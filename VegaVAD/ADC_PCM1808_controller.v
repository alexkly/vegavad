==> flow/design.v <==
`timescale 1ns / 1ps
module ADC_PCM1808_controller(
	input 				cmn_clk,				 
	input					cmn_rst,				 
	input					cmn_clk_adc,		 
	input 				pcm1808_bck,		 
	input 				pcm1808_dout,		 
	output 				pcm1808_fmt,		 
	input 				pcm1808_lrck,		 
	output	[1:0]		pcm1808_md,			 
	output 				pcm1808_scki,		 
	output 				tvalid_LC_audio,	 
	output 	[23:0]	LC_audio,			 
	output 				tvalid_RC_audio,	 
	output 	[23:0] 	RC_audio				 
);
	reg 			tvalid_left_channel_audio_data 	= 1'b0;
	reg 			tvalid_right_channel_audio_data	= 1'b0;
	reg [23:0] 	left_channel_audio_data				= {24{1'b0}};
	reg [23:0] 	right_channel_audio_data			= {24{1'b0}};
	reg [4:0]	cnt_left_channel_audio_bits 		= 0;
	reg [4:0]	cnt_right_channel_audio_bits 		= 0;
	always@ (posedge pcm1808_bck) begin
		if (cmn_rst) begin
			tvalid_left_channel_audio_data			<= 1'b0;
			left_channel_audio_data 					<= {24{1'b0}};
			cnt_left_channel_audio_bits 				<= 0;
		end
		else begin
			if (!pcm1808_lrck) begin
				left_channel_audio_data[0] 			<= pcm1808_dout;
				left_channel_audio_data[23:1] 		<= left_channel_audio_data[22:0];
				cnt_left_channel_audio_bits 			<= cnt_left_channel_audio_bits + 1;
				if (cnt_left_channel_audio_bits == 23) begin
					tvalid_left_channel_audio_data	<= 1'b1;
				end
			end
			else begin
				tvalid_left_channel_audio_data		<= 1'b0;
				left_channel_audio_data					<= {24{1'b0}};
				cnt_left_channel_audio_bits			<= 0;
			end
		end
	end
	always@ (posedge pcm1808_bck) begin
		if (cmn_rst) begin
			tvalid_right_channel_audio_data			<= 1'b0;
			right_channel_audio_data 					<= {24{1'b0}};
			cnt_right_channel_audio_bits 				<= 0;
		end
		else begin
			if (pcm1808_lrck) begin
				right_channel_audio_data[0] 			<= pcm1808_dout;
				right_channel_audio_data[23:1]		<= right_channel_audio_data[22:0];
				cnt_right_channel_audio_bits 			<= cnt_right_channel_audio_bits + 1;
				if (cnt_right_channel_audio_bits == 23) begin
					tvalid_right_channel_audio_data	<= 1'b1;
				end
			end
			else begin
				tvalid_right_channel_audio_data		<= 1'b0;
				right_channel_audio_data				<= {24{1'b0}};
				cnt_right_channel_audio_bits			<= 0;
			end
		end
	end
	assign pcm1808_fmt	= 1'b0;			 
	assign pcm1808_md 	= 2'b10;			 
	assign pcm1808_scki 	= cmn_clk_adc;	 
	assign tvalid_LC_audio	= tvalid_left_channel_audio_data;
	assign LC_audio			= tvalid_left_channel_audio_data ? left_channel_audio_data : {24{1'b0}};
	assign tvalid_RC_audio 	= tvalid_right_channel_audio_data;
	assign RC_audio			= tvalid_right_channel_audio_data ? right_channel_audio_data : {24{1'b0}};
endmodule
Step by step through the tools: ADC_PCM1808_controller

The steps from the RTL of ADC_PCM1808_controller to its reports follow in flow order.
Lines are those of the file above, counted from 1.
Operators carry their Yosys type and port widths (W data, S select, Z words).
Not given: n/a

Top module: ADC_PCM1808_controller
Clock: pcm1808_bck
Standard-cell library: sky130hd
Library corner: tt_025C_1v80

Word-level counts

Yosys after proc, flatten, opt, wreduce and memory -nomap, before mapping. Enables and synchronous resets that opt folds into registers are not counted as muxes. Memory bits, and registers merged into a memory's read port (data or address), are not among the register bits. Print and check cells are not counted. Equal cells are merged and count once.

Register bits: 60
Latch bits: 0
RAM bits: 0
ROM bits: 0
Clocked read ports x word width: 0
Memory cells: 0
Bits of input ports: 6
Output and inout bits: 54
Elaborated cells: 17

Add/sub/neg operators: 2
Multiply operators: 0
Div/mod/pow operators: 0
Order comparisons: 0
Eq/ne operators: 2
Shift-type cells: 0
Muxes and demuxes: 2
Bitwise gates (word level): 1
Reductions and logical operators: 2

Operator list:

| operator              | count |
| $mux W24              | 2 |
| $add A5 B1 Y5 const B | 2 |
| $eq A5 B5 Y1 const B  | 2 |
| $reduce_or A2 Y1      | 2 |
| $not A1 Y1            | 1 |

Logic depth

Depth = most cells in a row (Yosys ltp): at word level without a register or memory, in the mapped netlist without a sequential cell, where the memories' decode and read muxes count.

Depth after elaboration: 2
ABC_AREA: 0
Mapped depth: 3
Mapped depth without buffers: 3

Mapped cells and area

Source: synth_stat.txt of the flow (Yosys; design flattened, memories mapped). It holds for the ABC_AREA given above (unset counts as 0); a run with the other value may have another netlist.
Totals and module areas in this step are rounded.

Standard cells after synthesis: 206
Chip area (Yosys): 2100 um2
Area of sequential cells: 1200 um2
Flip-flops: 60

Cell types:

| cell type                 | count | total area (um2) |
| sky130_fd_sc_hd__dfxtp_1  | 60    | 1.2E+03 |
| sky130_fd_sc_hd__and2_1   | 90    | 563.04 |
| sky130_fd_sc_hd__and2_2   | 8     | 60.058 |
| sky130_fd_sc_hd__buf_4    | 4     | 30.029 |
| sky130_fd_sc_hd__clkbuf_1 | 7     | 26.275 |
| sky130_fd_sc_hd__ha_1     | 2     | 25.024 |
| sky130_fd_sc_hd__mux2_2   | 2     | 22.522 |
| sky130_fd_sc_hd__mux2i_1  | 2     | 20.019 |
| sky130_fd_sc_hd__nand3_1  | 4     | 20.019 |
| sky130_fd_sc_hd__nor3_1   | 4     | 20.019 |
| sky130_fd_sc_hd__xnor2_1  | 2     | 17.517 |
| sky130_fd_sc_hd__nand3b_1 | 2     | 15.014 |
| sky130_fd_sc_hd__nor3b_1  | 2     | 15.014 |
| sky130_fd_sc_hd__buf_6    | 1     | 11.261 |
| sky130_fd_sc_hd__nor2_1   | 3     | 11.261 |
| sky130_fd_sc_hd__and4b_1  | 1     | 10.01 |
| sky130_fd_sc_hd__and2b_2  | 1     | 8.758 |
| sky130_fd_sc_hd__nand4b_1 | 1     | 8.758 |

Not listed: further types 9, cells in them 10.

Timing after synthesis

Source: OpenSTA report_checks on the synthesized netlist (no wires, ideal clock, input and output delay 20% of the period each), path of least setup slack; recovery checks are left aside. Register names are those of the netlist, which keeps one name where synthesis merged equal registers.

Kind: reg2out
Start point: register tvalid_left_channel_audio_data
End point: output port LC_audio[10]
Period: 1.53 ns
External output delay: 0.306 ns
Arrival time: 0.826 ns
Required time: 1.224 ns
Path slack: 0.398 ns
Delay of the path: 0.826 ns
Stages: 3
Path buffers: 1
Period reached after synthesis: 1.132 ns

"delay of the path" is the arrival time less input delay plus setup time.
At an output port there is no setup time.
"stages": output pins that drive a net of the path, with the launching flip-flop's if there is one; two outputs of one cell count as two.
"period reached after synthesis" = period - worst setup slack (recovery checks aside). The figure is calculated, with input and output delays left at 20% of the set period.
Between the ends stands the longest chain of elaborated cells between them, by number of cells; it is not shown to be the way that was timed. Of several equally long chains one is given.
Each line given opens the expression or statement behind the cell; cells for indexed reads and writes are added by Yosys, which also makes memories of some case tables.
A register here has more assigning lines than the two given.

Cell sequence: sky130_fd_sc_hd__dfxtp_1 > sky130_fd_sc_hd__clkbuf_1 > sky130_fd_sc_hd__and2_1
Cells in the longest elaborated chain: 1

Ends and longest elaborated chain, post-synthesis:

| element       | RTL line | RTL |
| from (decl)   | 17       | `reg tvalid_left_channel_audio_data = 1'b0;` |
| from (assign) | 25       | `tvalid_left_channel_audio_data <= 1'b0;` |
| from (assign) | 35       | `tvalid_left_channel_audio_data <= 1'b1;` |
| $mux W24      | 71       | `assign LC_audio = tvalid_left_channel_audio_data ? left_channel_audio_data : {24{1'b0}};` |
| to (decl)     | 13       | `output [23:0] LC_audio,` |

Path in the finished layout

From the final timing report of flow run 1: the path of least setup slack in the routed layout; clock arrival at registers is part of the times.

Kind: reg2out
Start point: register tvalid_right_channel_audio_data
End point: output port RC_audio[1]
Period: 1.32 ns
External output delay: 0.26 ns
Arrival time: 1.24 ns
Required time: 1.06 ns
Path slack: -0.18 ns
Stages: 4
Path buffers: 2

Between the ends stands the longest chain of elaborated cells between them, by number of cells; it is not shown to be the way that was timed. Of several equally long chains one is given.
A register here has more assigning lines than the two given.

Cell sequence: sky130_fd_sc_hd__dfxtp_4 > sky130_fd_sc_hd__clkbuf_8 > sky130_fd_sc_hd__and2_4 > sky130_fd_sc_hd__buf_6
Cells in the longest elaborated chain: 1

Ends and longest elaborated chain, after layout:

| element       | RTL line | RTL |
| from (decl)   | 18       | `reg tvalid_right_channel_audio_data = 1'b0;` |
| from (assign) | 47       | `tvalid_right_channel_audio_data <= 1'b0;` |
| from (assign) | 57       | `tvalid_right_channel_audio_data <= 1'b1;` |
| $mux W24      | 73       | `assign RC_audio = tvalid_right_channel_audio_data ? right_channel_audio_data : {24{1'b0}};` |
| to (decl)     | 15       | `output [23:0] RC_audio` |

--- measured runs ---
Record of 2 stored runs of the RTL-to-layout flow on ADC_PCM1808_controller, platform sky130hd. The runs are unordered. Constraints: input delay and output delay 20% of the set period each, output load 0.01 pF.
"period achieved" = clock period - worst setup slack. The figure is calculated, with input and output delays left at 20% of the set period.
"power consumption": no workload was simulated; the value follows from the tool's default switching activity.
The measured numbers are rounded.
Among the settings, n/a means not set for that run.
A result given as n/a is not shown for that run.

| setting or result                  | flow run 1 | flow run 2 |
| period_ns                          | 1.32       | 0.652      |
| CORE_UTILIZATION                   | 61         | 66         |
| SETUP_SLACK_MARGIN                 | 0.03       | n/a        |
| PLACE_DENSITY_LB_ADDON             | 0.11       | n/a        |
| GPL_TIMING_DRIVEN                  | 0          | n/a        |
| GPL_ROUTABILITY_DRIVEN             | 0          | n/a        |
| CTS_CLUSTER_DIAMETER               | 358        | 53         |
| CAP_MARGIN                         | 5          | 20         |
| MIN_ROUTING_LAYER                  | met1       | met2       |
| CORE_MARGIN                        | 2          | 2          |
| SLEW_MARGIN                        | 20         | 0          |
| PLACE_DENSITY                      | n/a        | 0.54       |
| CORE_ASPECT_RATIO                  | n/a        | 1.74       |
| CELL_PAD_IN_SITES_GLOBAL_PLACEMENT | n/a        | 2          |
| ABC_AREA                           | n/a        | 1          |
| period achieved (ns)               | 1.501      | n/a        |
| power consumption (W)              | 0.0033     | n/a        |
| post-route setup TNS (ns)          | -8.0       | n/a        |
| post-route utilization             | 0.96       | n/a        |
| area of the die (um2)              | 4000       | n/a        |
| post-synthesis cell area (um2)     | 2100       | n/a        |
| worst slack on setup checks (ns)   | -0.18      | n/a        |

Flow run 2: incomplete, placement halted on GPL-0301
--- end ---
